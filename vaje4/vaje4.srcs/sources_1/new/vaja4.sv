==> flow/design.v <==
module timer_0001s  
    #(parameter PRESCALER_WIDTH = 14,
      parameter LIMIT = 10000)
    (
        input logic clock,
        input logic reset,
        input start,
        output logic time_tick
    );
    logic [PRESCALER_WIDTH-1:0] counter;
    logic temp;
    always_ff @ (posedge clock) begin  
    if(reset) begin
        counter <= 0;
        temp <= 0;  
    end else if(start) begin
        counter <= counter + 1;
            if (counter == LIMIT-1 ) begin
                counter <= 0;
                temp <= 1;
            end else
                temp <= 0;
    end
end
always_comb begin
    time_tick = ~temp;
end 
endmodule
module mod_counter 
#(
    parameter MOD_COUNTER = 10,
    parameter WIDTH = 4
)
(
    input logic clock,
    input logic reset,
    input logic increment,
    output logic [WIDTH-1:0] counter,
    output logic overflow
);
    logic temp;
always_ff @ (posedge clock) begin  
    if(reset) begin
        counter <= 0;
    end else if(increment) begin
            if (counter == MOD_COUNTER-1) begin
                counter <= 0;
                overflow <= 1;
            end else begin
                overflow <= 0;
                counter <= counter + 1;
            end
    end else begin
        overflow <= 0;
    end
end    
endmodule
module anode_assert (
    input logic clock,  
    input logic reset, 
    input logic clock_enable,  
    output logic [7:0] anode_select  
);
    logic [2:0] count;
always_ff @ (posedge clock_enable) begin
    if(reset) begin
        count <= 0;
    end else begin
        count <= count +1;
        if(count == 8)
            count <= 0;
    end
end
    assign anode_select = ~(1 << count);
endmodule
module value_to_digit(
    input logic [31:0] value,
    input logic [7:0] anode_select,
    output logic [3:0] digit
);
    always_comb begin : v_to_d
        case (anode_select)
            8'hFE: digit = value[3:0];
            8'hFD: digit = value[7:4];
            8'hFB: digit = value[11:8];
            8'hF7: digit = value[15:12];
            8'hEF: digit = value[19:16];
            8'hDF: digit = value[23:20];
            8'hBF: digit = value[27:24];
            8'h7F: digit = value[31:28];
            default: digit = value[31:28];
        endcase
    end
endmodule
module digit_to_segments (
    input logic [3:0] digit,
    output logic [6:0] segs
);
        always_comb begin : d_to_s
        case (digit)
            0: segs = 7'b1000000;
            1: segs = 7'b1111001;
            2: segs = 7'b0100100;
            3: segs = 7'b0110000;
            4: segs = 7'b0011001;
            5: segs = 7'b0010010;
            6: segs = 7'b0000010;
            7: segs = 7'b1111000;
            8: segs = 7'b0000000;
            9: segs = 7'b0010000;
            default: segs = 7'b1000000;
        endcase
    end
endmodule
module SevSegDisplay (
    input logic clock,
    input logic reset,
    input logic [3:0] digit1,  
    input logic [3:0] digit2,  
    input logic [3:0] digit3,  
    input logic [3:0] digit4,
    input logic [3:0] digit5,
    input logic [3:0] digit6,
    input logic [3:0] digit7,
    input logic [3:0] digit8,  
    output logic [7:0] anode_select,
    output logic [6:0] segs
);
    logic [31:0] digit;
    logic temp;
    logic [7:0] segments;
    logic [3:0] dg;
    assign digit = {digit8, digit7, digit6, digit5, digit4, digit3, digit2, digit1};
    value_to_digit v2d (
    .value(digit),
    .anode_select(an_sel),
    .digit(dg)
);
    digit_to_segments d2s (
    .digit(dg),
    .segs(segs)
);
    anode_assert anAssrt (
    .clock(clock),
    .reset(reset),
    .clock_enable(temp),
    .anode_select(anode_select)
);
timer_0001s #(
    .PRESCALER_WIDTH(14),
    .LIMIT(200000)    
) urica(
    .clock(clock),
    .reset(reset),
    .start(1),
    .time_tick(temp)
);
endmodule
module stopwatch (
    input logic clock,
    input logic reset,
    input logic start,
    output logic[7:0] anode_assert,
    output logic[6:0] segs
);
logic time_tick;
timer_0001s #(
    .PRESCALER_WIDTH(14)    
) urica(
    .clock(clock),
    .reset(reset),
    .start(start),
    .time_tick(time_tick)
);
logic D1_overflow;
logic D1_count;
mod_counter #(
    .MOD_COUNTER(10),
    .WIDTH(4)    
) D1 (
    .clock(clock),
    .reset(reset),
    .increment(time_tick),
    .counter(D1_count),
    .overflow(D1_overflow)
);
logic D2_overflow;
logic D2_count;
mod_counter #(
    .MOD_COUNTER(10),
    .WIDTH(4)    
) D2 (
    .clock(clock),
    .reset(reset),
    .increment(D1_overflow),
    .counter(D2_count),
    .overflow(D2_overflow)
);
logic D5_overflow;
logic D5_count;
logic D4_overflow;
logic D4_count;
mod_counter #(
    .MOD_COUNTER(10),
    .WIDTH(4)    
) D5 (
    .clock(clock),
    .reset(reset),
    .increment(D4_overflow),
    .counter(D5_count),
    .overflow(D5_overflow)
);
logic D6_overflow;
logic D6_count;
mod_counter #(
    .MOD_COUNTER(6),
    .WIDTH(4)    
) D6 (
    .clock(clock),
    .reset(reset),
    .increment(D5_overflow),
    .counter(D6_count),
    .overflow(D6_overflow)
);
logic D3_overflow;
logic D3_count;
mod_counter #(
    .MOD_COUNTER(10),
    .WIDTH(4)    
) D3 (
    .clock(clock),
    .reset(reset),
    .increment(D2_overflow),
    .counter(D3_count),
    .overflow(D3_overflow)
);
logic D7_overflow;
logic D7_count;
mod_counter #(
    .MOD_COUNTER(10),
    .WIDTH(4)    
) D7 (
    .clock(clock),
    .reset(reset),
    .increment(D6_overflow),
    .counter(D7_count),
    .overflow(D7_overflow)
);
mod_counter #(
    .MOD_COUNTER(10),
    .WIDTH(4)    
) D4 (
    .clock(clock),
    .reset(reset),
    .increment(D3_overflow),
    .counter(D4_count),
    .overflow(D4_overflow)
);
logic D8_overflow;
logic D8_count; 
mod_counter #(
    .MOD_COUNTER(6),
    .WIDTH(4)    
) D8 (
    .clock(clock),
    .reset(reset),
    .increment(D7_overflow),
    .counter(D8_count),
    .overflow(D8_overflow)
);
logic [6:0] raw_segs;
SevSegDisplay sevenSeg (
    .clock(clock),
    .reset(reset),
    .digit1(D1_count),
    .digit2(D2_count),
    .digit3(D3_count),
    .digit4(D4_count),
    .digit5(D5_count),
    .digit6(D6_count),
    .digit7(D7_count),
    .digit8(D8_count),
    .anode_select(anode_assert),
    .segs(segs)
);
endmodule
From RTL to reports: stopwatch
The steps from the RTL of stopwatch to its reports follow in flow order.
Line numbers count from 1 in the design file above.
Cell names lack the library's common part.
Not given: --

inputs
  top = stopwatch
  clock = clock
  standard-cell library = sky130hd
  library corner = tt_025C_1v80

Word level
Source: Yosys, flattened and elaborated, memories not mapped. Widths are those after wreduce. Print and check cells do not count. Equal cells are merged and count once.
Memory sizes are those after Yosys's memory passes, which may raise the word count (mostly to a power of two), join words into wider ones and drop unused or constant bits.

cells by class
  $add $sub $neg = 9
  mux-type cells = 19
  equality and inequality tests = 9

operators by type and width
  kind                                          number
  two-way mux 4 bit                             10
  adder 4 x 1 -> 4 bit with constant B          8
  equality test 4 bit with constant B           6
  adder 14 x 1 -> 14 bit with constant B        1
  equality test 14 bit with constant B          1
  two-way mux 14 bit                            1
  equality test 4 x 3 -> 1 bit with constant B  2
  two-way mux 1 bit                             8

storage and ports
  input port bits = 3
  memory bits (read-only) = 112
  memories kept = 1
  word width x clocked read ports = 7
  register bits = 54

memories
  name              depth  width  rd ports  wr ports  line  source
  (name not given)  16     7      1         0         100   case (digit)

Depth
Depth = most cells in a row (Yosys ltp): at word level without a register or memory, in the mapped netlist without a sequential cell, where the memories' decode and read muxes count.

logic depth
  word-level depth = 4
  ABC_AREA = 1
  depth in mapped cells = 8
  mapped depth without buffers = 8

Synthesis result
The flow's flattened synthesis, as Yosys stat reports it; memories are mapped. The netlist is that of the ABC_AREA named above (0 if unset); the other value can give another one.
Totals and module areas in this step are rounded.

mapped netlist
  standard cells after synthesis = 316
  area of sequential cells = 0.00111 mm²
  buffers = 18
  cell area after synthesis = 0.00234 mm²
  mapped flip-flops = 52

cell types
  cell      number
  dfxtp_1   45
  nand2_1   60
  edfxtp_1  7
  nor2_1    54
  inv_1     41
  buf_4     14
  a21oi_1   19
  nor3_1    18
  o21ai_0   15
  nand3_1   14
  xor2_1    3
  ha_1      2
  nor3_2    2
  xnor2_1   2
  nand4_1   2
  nor3b_2   1
  o22ai_1   2
  buf_6     1

Other cell types: 11; their cells: 14.

Path before layout
OpenSTA on the mapped netlist: ideal clock, no wires. The path of least setup slack (recovery checks aside). Input and output delay are each 20% of the period. Register names are those of the netlist, which keeps one name where synthesis merged equal registers.

timing post-synthesis
  path type = reg-to-reg
  start = register urica.counter[0]
  end = register urica.counter[7]
  required time = 2.042 ns
  path slack = 0.942 ns
  data arrival time = 1.100 ns
  period = 2.16 ns
  stages = 9
  path buffers = 0
  launch time at the first pin = 0.000 ns
  delay of the path = 1.218 ns
  synthesis period reached = 1.218 ns

"delay of the path" = arrival - input delay + setup time.
"stages" counts driving pins, that of a launching flip-flop among them; a cell with two outputs on the path counts twice.
"synthesis period reached" is the clock period less the worst setup slack; recovery checks do not enter. This is arithmetic on one report: input and output delays are still those of the set period (20% each).
Between the ends stands the longest chain of elaborated cells between them, by number of cells; it is not shown to be the way that was timed. Of several equally long chains one is given.
A line is the first line of the expression or statement that the cell stems from. Yosys adds cells for indexed reads and writes and turns some case tables into memories.
A register here has more assigning lines than the two given.

on the way, post-synthesis
  cells stage by stage = dfxtp_1 -> ha_1 -> nand3_1 -> nor2_1 -> nand3_1 -> nand2_2 -> inv_2 -> nand2_1 -> nor2_1
  length of the longest elaborated chain = 2
  elaborated cells on any way between the ends = 3
  source lines of those cells = 2
  those cells by class = 1 x add/sub; 1 x eq/ne; 1 x mux

RTL lines, path post-synthesis
  item                    line  source
  start: declaration      10    logic [PRESCALER_WIDTH-1:0] counter;
  start: assignment       14    counter <= 0;
  start: assignment       17    counter <= counter + 1;
  adder 14 x 1 -> 14 bit  17
  two-way mux 14 bit      18    if (counter == LIMIT-1 ) begin
  end: assignment         17
  end: assignment         19    counter <= 0;
  end: declaration        10

Path in the finished layout
From the final timing report of run 2: the path of least setup slack in the routed layout; clock arrival at registers is part of the times.

timing after layout
  path type = reg-to-reg
  start = register urica.counter[0]
  end = register urica.counter[4]
  required time = 1.34 ns
  data arrival time = 1.40 ns
  path buffers = 1
  launch time at the first pin = 0.30 ns
  period = 1.14 ns
  stages = 8
  path slack = -0.07 ns

Between the ends stands the longest chain of elaborated cells between them, by number of cells; it is not shown to be the way that was timed. Of several equally long chains one is given.
A register here has more assigning lines than the two given.

on the way, after layout
  cells stage by stage = dfxtp_4 -> ha_4 -> nand3_4 -> nor2_4 -> nand3_4 -> nand2_4 -> buf_12 -> nor2_2
  length of the longest elaborated chain = 2
  elaborated cells on any way between the ends = 3
  source lines of those cells = 2
  those cells by class = 1 x add/sub; 1 x eq/ne; 1 x mux

RTL lines, path after layout
  item                    line  source
  start: declaration      10    logic [PRESCALER_WIDTH-1:0] counter;
  start: assignment       14    counter <= 0;
  start: assignment       17    counter <= counter + 1;
  adder 14 x 1 -> 14 bit  17
  two-way mux 14 bit      18    if (counter == LIMIT-1 ) begin
  end: assignment         17
  end: assignment         19    counter <= 0;
  end: declaration        10

--- measured runs ---
Measured results for stopwatch: 2 stored runs of the Yosys and OpenROAD flow on sky130hd. The settings differ; the order carries no meaning. The constraints put input and output delay at 20% of the set period each and load the outputs with 0.01 pF.
"period reached" = clock period - worst setup slack. The figure is calculated, with input and output delays left at 20% of the set period.
"time of the worst setup path" means the part of the period allowed to the worst setup path (the constraints hold back 20% at inputs and 20% at outputs) less its slack; where the path has registers, the arrival times of their clocks count too.
"total power after layout" rests on the timing tool's default activity at the inputs, not on a simulated workload.
Values from the reports are rounded here.
Among the settings, -- means not set for that run.
Results: -- = not shown.

setting or result                             run 1  run 2
period_ns                                     1.56   1.14
CORE_UTILIZATION                              60     34
PLACE_DENSITY_LB_ADDON                        0.27   0.25
CORE_MARGIN                                   3      2
CELL_PAD_IN_SITES_DETAIL_PLACEMENT            1      --
GPL_TIMING_DRIVEN                             1      --
GPL_ROUTABILITY_DRIVEN                        0      --
CTS_CLUSTER_SIZE                              66     --
CTS_CLUSTER_DIAMETER                          370    124
CAP_MARGIN                                    10     20
SLEW_MARGIN                                   25     0
MIN_ROUTING_LAYER                             met2   met1
CELL_PAD_IN_SITES_GLOBAL_PLACEMENT            --     3
ABC_AREA                                      --     1
MAX_ROUTING_LAYER                             --     met5
total power after layout (µW)                 --     3430
worst hold slack in the final report (ns)     --     0.433
setup slack of the worst path (ns)            --     -0.068
final setup TNS (ns)                          --     -0.567
utilization of the finished layout            --     0.427
area of the synthesized netlist (mm²)         --     0.00234
standard-cell area of the final layout (mm²)  --     0.00287
period reached (ns)                           --     1.208
time of the worst setup path (ns)             --     1.21
worst setup path kind                         --     reg-to-reg
die footprint (mm²)                           --     0.00756

Run 1: stopped before the end: routing reported DPL-0033
--- end ---
