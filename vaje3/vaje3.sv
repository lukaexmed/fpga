==> flow/design.v <==
module prescaler
    #(parameter PRESCALER_WIDTH = 8)
    (
        input logic clock,
        input logic reset,
        input logic [PRESCALER_WIDTH-1:0] limit,
        output logic clock_enable
    );
logic [PRESCALER_WIDTH-1:0] counter;
logic temp;
always_ff @ (posedge clock) begin  
    if(reset) begin
        counter <= 0;
        temp <= 0;  
    end else begin
        counter <= counter + 1;
            if (counter == limit -1 ) begin
                counter <= 0;
                temp <= 1;
            end else
                temp <= 0;
    end
end
always_comb begin
    clock_enable = temp;
end
endmodule
module PWM_controller 
(
    input logic clock,
    input logic reset,
    input logic [1:0] SW,
    input logic clock_enable,
    output logic PWM
);
    localparam pwm50 = 1 << (4-1);
    localparam pwm25 = 1 << (4-2);
    localparam pwm12_5 = 1 << (4-3);
    logic [3:0] count;
    logic [3:0] cikel;
    always_ff @( posedge clock) begin 
        if (reset) begin
            count <= 0;
            PWM <= 0;
        end
        else begin 
            if (clock_enable) begin
                count <= count + 1;
                if (count < cikel)
                    PWM <= 1;
                else
                    PWM <= 0;
            end
        end
    end
    always_comb begin : kalkulirajCikel
        case (SW)
            2'b00: cikel = 0;
            2'b01: cikel = pwm12_5;
            2'b10: cikel = pwm25;
            2'b11: cikel = pwm50;
            default: cikel = 0;
        endcase
    end
endmodule
module rgb_controller (
    input logic clock,
    input logic reset,
    input logic [5:0] SW,
    output logic [2:0] RGB
);
localparam PRESCALER_WIDTH =  12;
localparam LIMIT = 3125;
logic [PRESCALER_WIDTH-1:0] limit_value;
assign limit_value = LIMIT;
logic temp;
prescaler #(
    .PRESCALER_WIDTH(12)    
) pre(
    .clock(clock),
    .reset(reset),
    .limit(limit_value),
    .clock_enable(temp)
);
PWM_controller red (
    .clock(clock),
    .reset(reset),
    .SW(SW[1:0]),
    .clock_enable(temp),
    .PWM(RGB[0])
);
PWM_controller green (
    .clock(clock),
    .reset(reset),
    .SW(SW[3:2]),
    .clock_enable(temp),
    .PWM(RGB[1])
);
PWM_controller blue (
    .clock(clock),
    .reset(reset),
    .SW(SW[5:4]),
    .clock_enable(temp),
    .PWM(RGB[2])
);
endmodule
* Step by step through the tools: rgb_controller *
What the tools print for rgb_controller, step after step.
Lines are those of the file above, counted from 1.
Operators: Yosys type, input widths -> output width; for muxes data width and select width s.
Cell names lack the library's common part.
The mark - stands for no value.

set-up
  top module = rgb_controller
  clock port = clock
  cell library = sky130hd
  library corner = tt_025C_1v80

* Elaborated design *
Counts by Yosys on the flattened word-level netlist (proc, flatten, opt, wreduce; memories kept). Register bits leave out memories and registers merged into their read ports (data or address); mux counts leave out enables and synchronous resets folded into registers. Print and check cells are left out. Cells with the same type and inputs are merged into one.

word-level totals
  bits in registers = 28
  bits in latches = 0
  memory bits (writable) = 0
  ROM bits = 0
  word width x clocked read ports = 0
  memory cells = 0
  input port bits = 8
  output and inout bits = 3

cells by class
  add/subtract/negate cells = 4
  multipliers = 0
  div/mod/pow operators = 0
  order comparisons = 3
  eq/ne operators = 10
  shift operators = 0
  multiplexer cells = 7
  bitwise gates (word level) = 0
  reduce/logical cells = 4

operators with widths
  operator               number
  $pmux 4 s4             3
  $add 12x1->12 const B  1
  $eq 12x12->1 const B   1
  $eq 2x2->1 const B     6
  $add 4x1->4 const B    3
  $lt 4x4->1             3
  $eq 2x1->1 const B     3
  $logic_not 2->1        3
  $mux 1                 4
  $reduce_or 2->1        1

* Depth *
Longest topological path by Yosys (ltp), each cell counted once; first at word level (registers and memories cut), then after technology mapping (sequential cells cut; the memories' decode and read muxes count).

depth
  depth in word-level cells = 4
  ABC_AREA = 0
  depth in mapped cells = 5

* Netlist *
The flow's flattened synthesis, as Yosys stat reports it; memories are mapped. The netlist is that of the ABC_AREA named above (0 if unset); the other value can give another one.
The area totals of this step are shown rounded.

synthesis totals
  cell count = 148
  cell area after synthesis = 1380 µm²
  sequential part of the area = 561 µm²
  mapped flip-flops = 28
  buffers = 7

cells by type
  cell      number
  dfxtp_1   28
  ha_1      11
  nor2_1    17
  xor2_1    7
  a21oi_1   10
  o21ai_0   9
  nand2b_1  7
  xnor2_1   5
  or4_1     5
  nand4_1   5
  mux2i_1   3
  nand2_1   8
  o31ai_1   4
  o41ai_4   1
  nor4b_1   3
  buf_4     3
  nand3_2   2
  inv_1     5

Other cell types: 8; their cells: 15.
By module: a second synthesis without flattening, with its own total; a netlist apart from the flattened one above.

unflattened totals
  cells (unflattened synthesis) = 194
  area total of the unflattened synthesis = 1770 µm²

Rows give one instance, submodules left out.

modules
  module                           times used  cells  area (µm²)
  prescaler #(PRESCALER_WIDTH=12)  1           111    992
  PWM_controller                   3           27     255
  rgb_controller                   1           2      7.5

* Timing after synthesis *
Source: OpenSTA report_checks on the synthesized netlist (no wires, ideal clock, input and output delay 20% of the period each), path of least setup slack; recovery checks are left aside. Register names are those of the netlist, which keeps one name where synthesis merged equal registers.

path post-synthesis
  path type = flip-flop to flip-flop
  start point = reg pre.counter[0]
  end point = reg pre.counter[1]
  period = 1.55 ns
  setup time = 0.115 ns
  time at the first pin = 0.000 ns
  data arrival time = 1.366 ns
  required time = 1.435 ns
  path slack = 0.069 ns
  path delay = 1.481 ns
  stages on the path = 6
  path buffers = 0
  period reached after synthesis = 1.481 ns

"path delay" is the arrival time less input delay plus setup time.
"stages on the path": output pins that drive a net of the path, with the launching flip-flop's if there is one; two outputs of one cell count as two.
"period reached after synthesis" is the clock period less the worst setup slack; recovery checks do not enter. This is arithmetic on one report: input and output delays are still those of the set period (20% each).
The rows between start and end are the longest chain of elaborated cells between them; the timing report does not say that the signal goes this way. Where chains are equally long, one stands for them.
Each line given opens the expression or statement behind the cell; cells for indexed reads and writes are added by Yosys, which also makes memories of some case tables.
At most two assigning lines are given for a register; there are more.

between the ends, post-synthesis
  cell sequence = dfxtp_1 > inv_1 > ha_1 > nand4b_2 > or4_1 > and3_1
  cells in the longest elaborated chain = 2
  elaborated cells on any way between the ends = 3
  those cells by class = add/sub (1); eq/ne (1); reduce/logical (1)

RTL lines, path post-synthesis
  what                line  RTL
  start: declaration  9     logic [PRESCALER_WIDTH-1:0] counter;
  start: assignment   13    counter <= 0;
  start: assignment   16    counter <= counter + 1;
  $eq 12x12->1        17    if (counter == limit -1 ) begin
  $reduce_or 2->1     -
  end: assignment     16
  end: assignment     18    counter <= 0;
  end: declaration    9

* Path in the finished layout *
Path of least setup slack in the final report of run 1 (OpenROAD, finished layout, wires in). Where an end is a register, its clock arrival counts in the times.

path after layout
  path type = flip-flop to flip-flop
  start point = reg pre.counter[0]
  end point = reg pre.counter[9]
  period = 1.08 ns
  setup time = 0.11 ns
  time at the first pin = 0.26 ns
  data arrival time = 1.55 ns
  required time = 1.23 ns
  path slack = -0.32 ns
  stages on the path = 8
  path buffers = 2

The rows between start and end are the longest chain of elaborated cells between them; the timing report does not say that the signal goes this way. Where chains are equally long, one stands for them.
At most two assigning lines are given for a register; there are more.

between the ends, after layout
  cell sequence = dfxtp_4 > inv_4 > ha_4 > nand4b_4 > buf_6 > o41ai_4 > buf_6 > a21oi_1
  cells in the longest elaborated chain = 2
  elaborated cells on any way between the ends = 3
  those cells by class = add/sub (1); eq/ne (1); reduce/logical (1)

RTL lines, path after layout
  what                line  RTL
  start: declaration  9     logic [PRESCALER_WIDTH-1:0] counter;
  start: assignment   13    counter <= 0;
  start: assignment   16    counter <= counter + 1;
  $eq 12x12->1        17    if (counter == limit -1 ) begin
  $reduce_or 2->1     -
  end: assignment     16
  end: assignment     18    counter <= 0;
  end: declaration    9

Lab notebook: rgb_controller

2 stored runs of rgb_controller in the flow (synthesis by Yosys, layout by OpenROAD, sky130hd cells), in arbitrary order. Constraints: input delay and output delay 20% of the set period each, output load 0.01 pF.
"achieved clock period" means the clock period less the worst setup slack. The figure is calculated, with input and output delays left at 20% of the set period.
"critical path time" = time allowed to the worst setup path (clock period - input delay - output delay, where it has them) - its slack; a late launch clock adds to it, a late capture clock takes from it.
Measured values are rounded.
Settings: - = not set for that run.

item                                     run 1                   run 2
period_ns                                1.08                    0.873
CORE_UTILIZATION                         15                      41
SETUP_SLACK_MARGIN                       -0.02                   0.12
PLACE_DENSITY_LB_ADDON                   0.07                    0.23
CORE_ASPECT_RATIO                        0.77                    -
CORE_MARGIN                              10                      2
CELL_PAD_IN_SITES_DETAIL_PLACEMENT       0                       -
ABC_AREA                                 0                       -
GPL_ROUTABILITY_DRIVEN                   1                       0
CTS_CLUSTER_SIZE                         76                      -
CTS_CLUSTER_DIAMETER                     366                     -
CAP_MARGIN                               15                      15
SLEW_MARGIN                              20                      20
HOLD_SLACK_MARGIN                        -                       0.09
CELL_PAD_IN_SITES_GLOBAL_PLACEMENT       -                       1
MAX_ROUTING_LAYER                        -                       met4
post-route worst hold slack (ns)         0.390                   0.446
overall die area (µm²)                   13400                   3840
worst setup slack after layout (ns)      -0.323                  -0.582
achieved clock period (ns)               1.403                   1.455
critical path time (ns)                  1.40                    1.45
worst setup path kind                    flip-flop to flip-flop  flip-flop to flip-flop
chip area after synthesis (Yosys) (µm²)  1380                    1380
post-layout utilization                  0.229                   0.7
