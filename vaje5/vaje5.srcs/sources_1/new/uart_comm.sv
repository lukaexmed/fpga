==> flow/design.v <==
module baud_rate_generator  
    #(parameter PRESCALER_WIDTH = 4,
      parameter LIMIT = 11)
    (
        input logic clock,
        input logic reset,
        output logic baud_rate_tick
    );
    logic [PRESCALER_WIDTH-1:0] count;
    always_ff @(posedge clock) begin
        if(reset) begin
            count <= 0;
        end else begin
            if(count == LIMIT-1) begin
                count <= 0;
            end else begin
                count <= count + 1;
            end
        end
    end
    assign baud_rate_tick = (count == LIMIT-1);
endmodule
module uart_fsm #(
    parameter DATA_WIDTH = 8
) (
    input logic clock,
    input logic reset,
    input logic [DATA_WIDTH-1:0] data_in,
    input logic baud_rate_tick,
    input logic tx_start,
    output logic tx,
    output logic tx_done,
    output logic baud_rst  
);
    typedef enum logic [1:0] {  
        IDLE,
        START,
        DATA,
        STOP
    } state_uart_t;
    state_uart_t state, next_state;
    logic [DATA_WIDTH-1:0] b_reg, b_reg_next;
    logic [3:0] n_counter, n_counter_next;  
    logic tx_done_next, tx_reg, tx_reg_next;
    always_ff @(posedge clock) begin
        if (reset) begin
            state <= IDLE;
            b_reg <= 0;
            n_counter <= 0;
            tx_done <= 0;
            tx_reg <= 1;  
        end
        else begin
            state <= next_state;
            b_reg <= b_reg_next;
            n_counter <= n_counter_next;
            tx_done <= tx_done_next;
            tx_reg <= tx_reg_next;
        end
    end
    always_comb begin
        next_state = state;
        b_reg_next = b_reg;
        n_counter_next = n_counter;
        tx_done_next = 0;
        tx_reg_next = tx_reg;
        baud_rst = 1'b0;
        case (state)
            IDLE : begin
                tx_reg_next = 1'b1;
                if(tx_start) begin
                    next_state = START;
                    b_reg_next = data_in;
                    baud_rst = 1'b1;
                end
            end 
            START : begin
                tx_reg_next = 1'b0;
                if (baud_rate_tick) begin
                    next_state = DATA;
                    n_counter_next = 0;
                end
            end
            DATA : begin
                tx_reg_next = b_reg[0];
                if (baud_rate_tick) begin
                    if (n_counter == DATA_WIDTH-1) begin
                        next_state = STOP;
                    end
                    else begin
                        n_counter_next = n_counter + 1;
                        b_reg_next = {1'b0, b_reg[7:1]};
                    end
                end
            end
            STOP : begin
                tx_reg_next = 1'b1;
                if (baud_rate_tick) begin
                    begin
                        next_state = IDLE;
                        tx_done_next = 1'b1;
                    end
                end
            end
        endcase
    end
    assign tx = tx_reg;
endmodule
module transmitter_system(
    input logic clock,
    input logic reset,
    input logic tx_start,
    input logic [7:0] data_in,
    output logic tx,
    output logic tx_done
);
    logic baud_rate_tick;
    logic baud_rst;
    logic local_reset;
    assign local_reset = reset | baud_rst;
    baud_rate_generator #(
        .PRESCALER_WIDTH(15),
        .LIMIT(5209)
    ) baud_rate_generator_inst (
        .clock(clock),
        .reset(local_reset),
        .baud_rate_tick(baud_rate_tick)
    );
    uart_fsm #(
        .DATA_WIDTH(8)
    ) uart_fsm_inst (
        .clock(clock),
        .reset(reset),
        .data_in(data_in),
        .baud_rate_tick(baud_rate_tick),
        .tx_start(tx_start),
        .tx(tx),
        .tx_done(tx_done),
        .baud_rst(baud_rst)
    );
endmodule
module string_transmitter(
    input logic clock,
    input logic reset,
    input logic button,
    output logic tx,
    output logic done
);
    logic [7:0] char_data [13:0];
initial begin
    char_data[0] = 8'h48;  
    char_data[1] = 8'h65;  
    char_data[2] = 8'h6C;  
    char_data[3] = 8'h6C;  
    char_data[4] = 8'h6F;  
    char_data[5] = 8'h20;  
    char_data[6] = 8'h57;  
    char_data[7] = 8'h6F;  
    char_data[8] = 8'h72;  
    char_data[9] = 8'h6C;  
    char_data[10] = 8'h64;  
    char_data[11] = 8'h21;  
    char_data[12] = 8'h0D;  
    char_data[13] = 8'h0A;  
end
typedef enum logic  {  
        IDLE,
        SEND
} state_sender_t;
logic btn_stable;
state_sender_t state, state_next;
logic [3:0] symbol_counter, symbol_counter_next;
logic tx_start, tx_start_next, tx_done;  
logic [7:0] symbol, symbol_next;
logic [7:0] done_next;
always_ff @(posedge clock) begin
    if (reset) begin
        state <= IDLE;
        symbol_counter <= 0;
        tx_start <= 0;
        symbol <= 0;
        done <= 0;
    end
    else begin
        state <= state_next;
        symbol_counter <= symbol_counter_next;
        tx_start <= tx_start_next;
        symbol <= symbol_next;
        done <= done_next;
    end
end
always_comb begin
    state_next = state;
    symbol_counter_next = symbol_counter;
    tx_start_next = tx_start;
    symbol_next = symbol;
    done_next = done;
    case(state)
        IDLE : begin
        tx_start_next = 1'b0;
            if(btn_stable) begin
                state_next = SEND;
                symbol_counter_next = 1'b0;
            end
        end
        SEND : begin
            tx_start_next = 1'b1;
            symbol_next = char_data[symbol_counter_next];
            if(tx_done) begin
                if(symbol_counter_next < 13) begin
                    symbol_counter_next = symbol_counter_next + 1'b1;
                end else begin
                    done_next = 1'b1;
                    state_next = IDLE;
                end
            end
        end
    endcase
end 
transmitter_system trans_sys_inst (
    .clock(clock), 
    .reset(reset),
    .tx_start(tx_start), 
    .data_in(symbol),
    .tx(tx),
    .tx_done(tx_done)
);
gumbek gumbek_inst (
    .clock(clock),
    .button(button),
    .res(btn_stable)
);
endmodule
module gumbek(
    input logic clock,
    input logic button,
    output logic res
);
logic sync = 0; 
logic sync_btn = 0;
always_ff @(posedge clock) begin
    {sync_btn, sync} <= {sync, button};
end
 logic [16:0] debounce_count = 0;  
 logic sync_stable_btn = 0;
 always_ff @(posedge clock) begin
    if(sync_btn != sync_stable_btn)
        debounce_count <= debounce_count +1;
    else if(debounce_count > 0)
        debounce_count <= debounce_count -1;
    if(debounce_count[16])
        sync_stable_btn <= sync_btn;  
    if(!debounce_count[0])  
        sync_stable_btn <= 0;
 end
logic sync_stable_btn_prev = 0;
always_ff @(posedge clock) begin 
    if(sync_stable_btn == 1 && sync_stable_btn_prev == 0)
        res <= 1;
    else
        res <= 0;
    sync_stable_btn_prev <= sync_stable_btn;
end
endmodule
==> Step by step through the tools: string_transmitter <==
The steps from the RTL of string_transmitter to its reports follow in flow order.
Lines are those of the file above, counted from 1.
Cell names lack the library's common part.
{ "inputs": {"top_module": "string_transmitter", "clk_port": "clock", "library": "sky130hd", "corner": "tt_025C_1v80"} }

==> After elaboration <==
Counts by Yosys on the flattened word-level netlist (proc, flatten, opt, wreduce; memories kept). Register bits leave out memories and registers merged into their read ports (data or address). Print and check cells are left out. Cells with the same type and inputs are merged into one.
Yosys's memory passes give these memory sizes; they may raise the number of words (mostly to a power of two), join words into wider ones and drop unused or constant bits.
{ "bits": {"regBits": 68, "rom_bits": 98, "clocked_rd_ports_x_width": 7, "n_memories": 1, "input_bits": 3, "output_inout_bits": 2, "wordCells": 94} }
{ "memory_table": {"columns": ["memory", "words", "word_bits", "read_ports", "wr", "line", "source"], "rows": [
  ["char_data", 14, 7, 1, 0, 149, "logic [7:0] char_data [13:0];"]
]} }
{ "op_classes": {"n_addsub": 5, "cmp": 2, "equal": 16, "mux": 35, "bitwise": 5, "reduce_and_logical": 13} }
{ "op_table": {"columns": ["cell", "count"], "rows": [
  ["17-bit two-way mux", 2],
  ["8-bit two-way mux", 4],
  ["4-bit two-way mux", 6],
  ["17-bit by 1-bit adder with 17-bit output (second input constant)", 1],
  ["17-bit by 1-bit subtractor with 17-bit output (second input constant)", 1],
  ["17-bit by 1-bit > comparator with 1-bit output (second input constant)", 1],
  ["8-bit case mux with 2-bit select", 1],
  ["4-bit case mux with 2-bit select", 2],
  ["15-bit by 1-bit adder with 15-bit output (second input constant)", 1],
  ["15-bit by 13-bit == test with 1-bit output (second input constant)", 1],
  ["2-bit by 1-bit != test with 1-bit output (second input constant)", 6],
  ["1-bit case mux with 2-bit select", 5],
  ["2-bit two-way mux", 5],
  ["2-bit != test (second input constant)", 4],
  ["4-bit by 1-bit adder with 4-bit output (second input constant)", 2],
  ["4-bit AND reduction", 2],
  ["2-bit case mux with 4-bit select", 1],
  ["1-bit two-way mux", 8],
  ["2-bit OR reduction", 3],
  ["3-bit AND reduction", 2],
  ["3-bit OR reduction", 2],
  ["5-bit AND reduction", 1],
  ["1-bit inverter", 4],
  ["2-bit == test (second input constant)", 2],
  ["4-bit by 3-bit == test with 1-bit output (second input constant)", 1],
  ["4-bit < comparator (second input constant)", 1],
  ["1-bit case mux with 3-bit select", 1],
  ["2-bit by 1-bit == test with 1-bit output (second input constant)", 1]
]} }
Other operator kinds: 5; their cells: 5.

==> Depth <==
Yosys ltp: most cells in a row. Word level: on the elaborated netlist, between registers, memories and ports. Mapped: between sequential cells and ports; inverters and the memories' decode and read muxes count.
{ "logic_depth": {"depth_word": 5, "abc_area": 0, "ltp_mapped": 9, "mapped_depth_nobuf": 8} }

==> Netlist <==
Yosys stat after the flow's synthesis: flattened, memories mapped to cells. It holds for the ABC_AREA given above (unset counts as 0); a run with the other value may have another netlist.
The area totals of this step are shown rounded.
{ "synth_totals": {"mapped_cells": 384, "mapped_area_um2": 3550, "sequential_area_um2": 1530, "flip_flops": 68, "buffers": 17} }
{ "types": {"columns": ["type", "count", "area_total_um2"], "rows": [
  ["dfxtp_1", 51, 1.02E+03],
  ["edfxtp_1", 17, 510.49],
  ["nor2_1", 46, 172.666],
  ["mux2i_1", 17, 170.163],
  ["xnor2_1", 17, 148.893],
  ["ha_1", 11, 137.632],
  ["nand2_1", 30, 112.608],
  ["a21oi_1", 21, 105.101],
  ["xor2_1", 12, 105.101],
  ["nand3_1", 16, 80.077],
  ["o21ai_0", 15, 75.072],
  ["nand4_1", 11, 68.816],
  ["a311oi_1", 7, 61.309],
  ["inv_1", 15, 56.304],
  ["clkbuf_1", 12, 45.043],
  ["nor4_1", 7, 43.792],
  ["or3_1", 7, 43.792],
  ["nor3_1", 7, 35.034]
]} }
Other cell types: 39; their cells: 65.
By module: a second synthesis without flattening, with its own total; a netlist apart from the flattened one above.
{ "hier_totals": {"hier_cells": 405, "hier_area_um2": 3840} }
Rows give one instance, submodules left out.
{ "by_module": {"columns": ["mod", "n_inst", "n_cells", "area_um2", "mod_seq_area_um2"], "rows": [
  ["gumbek", 1, 140, 1380, 611],
  ["uart_fsm (DATA_WIDTH=8)", 1, 90, 938, 360],
  ["string_transmitter", 1, 94, 818, 280],
  ["baud_rate_generator", 1, 80, 703, 300],
  ["transmitter_system", 1, 1, 6.3, 0.0]
]} }

==> Worst setup path after synthesis <==
Path of least setup slack by OpenSTA after synthesis, without wires, with an ideal clock, recovery checks aside; 20% of the period is set as input and as output delay. Where synthesis merged equal registers, the netlist keeps one of their names.
{ "synth_timing": {"path_type": "register to register", "from": "register gumbek_inst.sync_stable_btn", "to": "register gumbek_inst.debounce_count[12]", "tclk_ns": 2.29, "setup_ns": 0.265, "launch_ns": 0.000, "arrival_time_ns": 2.015, "required_ns": 2.025, "path_slack_ns": 0.010, "path_delay_ns": 2.280, "driving_pins": 10, "path_buffers": 1, "period_less_setup_slack_ns": 2.28} }
"path_delay_ns" = arrival - input delay + setup time.
"driving_pins" counts driving pins, that of a launching flip-flop among them; a cell with two outputs on the path counts twice.
"period_less_setup_slack_ns" = period - worst setup slack (recovery checks aside). The figure is calculated, with input and output delays left at 20% of the set period.
Between the ends stands the longest chain of elaborated cells between them, by number of cells; it is not shown to be the way that was timed. Of several equally long chains one is given.
Each line given opens the expression or statement behind the cell; cells for indexed reads and writes are added by Yosys, which also makes memories of some case tables.
Ways into the end's enable are left out, as the timed path ends at the data pin.
{ "synth_via": {"path_cell_list": "dfxtp_1 -> xor2_2 -> buf_6 -> xnor2_1 -> ha_1 -> nand2_1 -> o21ai_1 -> o2bb2ai_1 -> mux2i_1 -> xor2_1", "elab_chain_cells": 2, "cone_cells": 2, "lines_between": 1, "classes_between": "1 x eq/ne; 1 x mux"} }
{ "synth_lines": {"columns": ["element", "line", "source"], "rows": [
  ["start: declaration", 245, "logic sync_stable_btn = 0;"],
  ["start: assignment", 252, "sync_stable_btn <= sync_btn;"],
  ["start: assignment", 254, "sync_stable_btn <= 0;"],
  ["1-bit != test", 247, "if(sync_btn != sync_stable_btn)"],
  ["17-bit two-way mux", 247, null],
  ["end: assignment", 248, "debounce_count <= debounce_count +1;"],
  ["end: assignment", 250, "debounce_count <= debounce_count -1;"],
  ["end: declaration", 244, "logic [16:0] debounce_count = 0;"]
]} }

==> Worst path after layout <==
Path of least setup slack in the final report of job 1 (OpenROAD, finished layout, wires in). Where an end is a register, its clock arrival counts in the times.
{ "layout_timing": {"path_type": "register to register", "from": "register gumbek_inst.sync_stable_btn", "to": "register gumbek_inst.debounce_count[12]", "tclk_ns": 2.42, "setup_ns": 0.25, "launch_ns": 0.33, "arrival_time_ns": 2.26, "required_ns": 2.50, "path_slack_ns": 0.24, "driving_pins": 9, "path_buffers": 0} }
Between the ends stands the longest chain of elaborated cells between them, by number of cells; it is not shown to be the way that was timed. Of several equally long chains one is given.
Ways into the end's enable are left out, as the timed path ends at the data pin.
{ "layout_via": {"path_cell_list": "dfxtp_1 -> xor2_2 -> xnor2_1 -> ha_1 -> nand2_1 -> o21ai_1 -> o2bb2ai_1 -> mux2i_1 -> xor2_1", "elab_chain_cells": 2, "cone_cells": 2, "lines_between": 1, "classes_between": "1 x eq/ne; 1 x mux"} }
{ "layout_lines": {"columns": ["element", "line", "source"], "rows": [
  ["start: declaration", 245, "logic sync_stable_btn = 0;"],
  ["start: assignment", 252, "sync_stable_btn <= sync_btn;"],
  ["start: assignment", 254, "sync_stable_btn <= 0;"],
  ["1-bit != test", 247, "if(sync_btn != sync_stable_btn)"],
  ["17-bit two-way mux", 247, null],
  ["end: assignment", 248, "debounce_count <= debounce_count +1;"],
  ["end: assignment", 250, "debounce_count <= debounce_count -1;"],
  ["end: declaration", 244, "logic [16:0] debounce_count = 0;"]
]} }

Memo
Re: implementation data of string_transmitter

2 stored runs of string_transmitter in the flow (synthesis by Yosys, layout by OpenROAD, sky130hd cells), in arbitrary order. Constraints: input delay and output delay 20% of the set period each, output load 0.01 pF.
By "period achieved" is meant the clock period of the run minus its worst setup slack. This is arithmetic on one report: input and output delays are still those of the set period (20% each).
"worst path time": the worst setup path's part of the clock period (all of it between registers, 20% less for each end at a port) less its slack. A launch clock that arrives late makes it longer, a capture clock that arrives late makes it shorter.
"power consumption" rests on the timing tool's default activity at the inputs, not on a simulated workload.
The results are shown rounded.

==> job 1: settings <==
{ "period_ns": 2.42, "SETUP_SLACK_MARGIN": -0.18, "CAP_MARGIN": 20, "CORE_MARGIN": 2, "CORE_UTILIZATION": 40, "SLEW_MARGIN": 20 }
==> job 1: results <==
post-synthesis cell area: 3550 µm²
total negative slack: 0.000 ns
final worst hold slack: 0.332 ns
power consumption: 3140 µW
worst path time: 2.18 ns
critical path kind: register to register
worst setup slack after layout: 0.238 ns
period achieved: 2.182 ns
overall die area: 9650 µm²
standard-cell area after layout: 3890 µm²
final utilization: 0.448

==> job 2: settings <==
{ "period_ns": 2.17, "CORE_UTILIZATION": 63, "PLACE_DENSITY_LB_ADDON": 0.18, "HOLD_SLACK_MARGIN": 0.09, "CORE_ASPECT_RATIO": 1.05, "CORE_MARGIN": 10, "CELL_PAD_IN_SITES_DETAIL_PLACEMENT": 2, "GPL_TIMING_DRIVEN": 0, "CTS_CLUSTER_SIZE": 48, "CTS_CLUSTER_DIAMETER": 155, "MIN_ROUTING_LAYER": "met1", "MAX_ROUTING_LAYER": "met5", "CAP_MARGIN": 20, "SLEW_MARGIN": 20 }
==> job 2: results <==
stopped before the end: placement reported DPL-0033
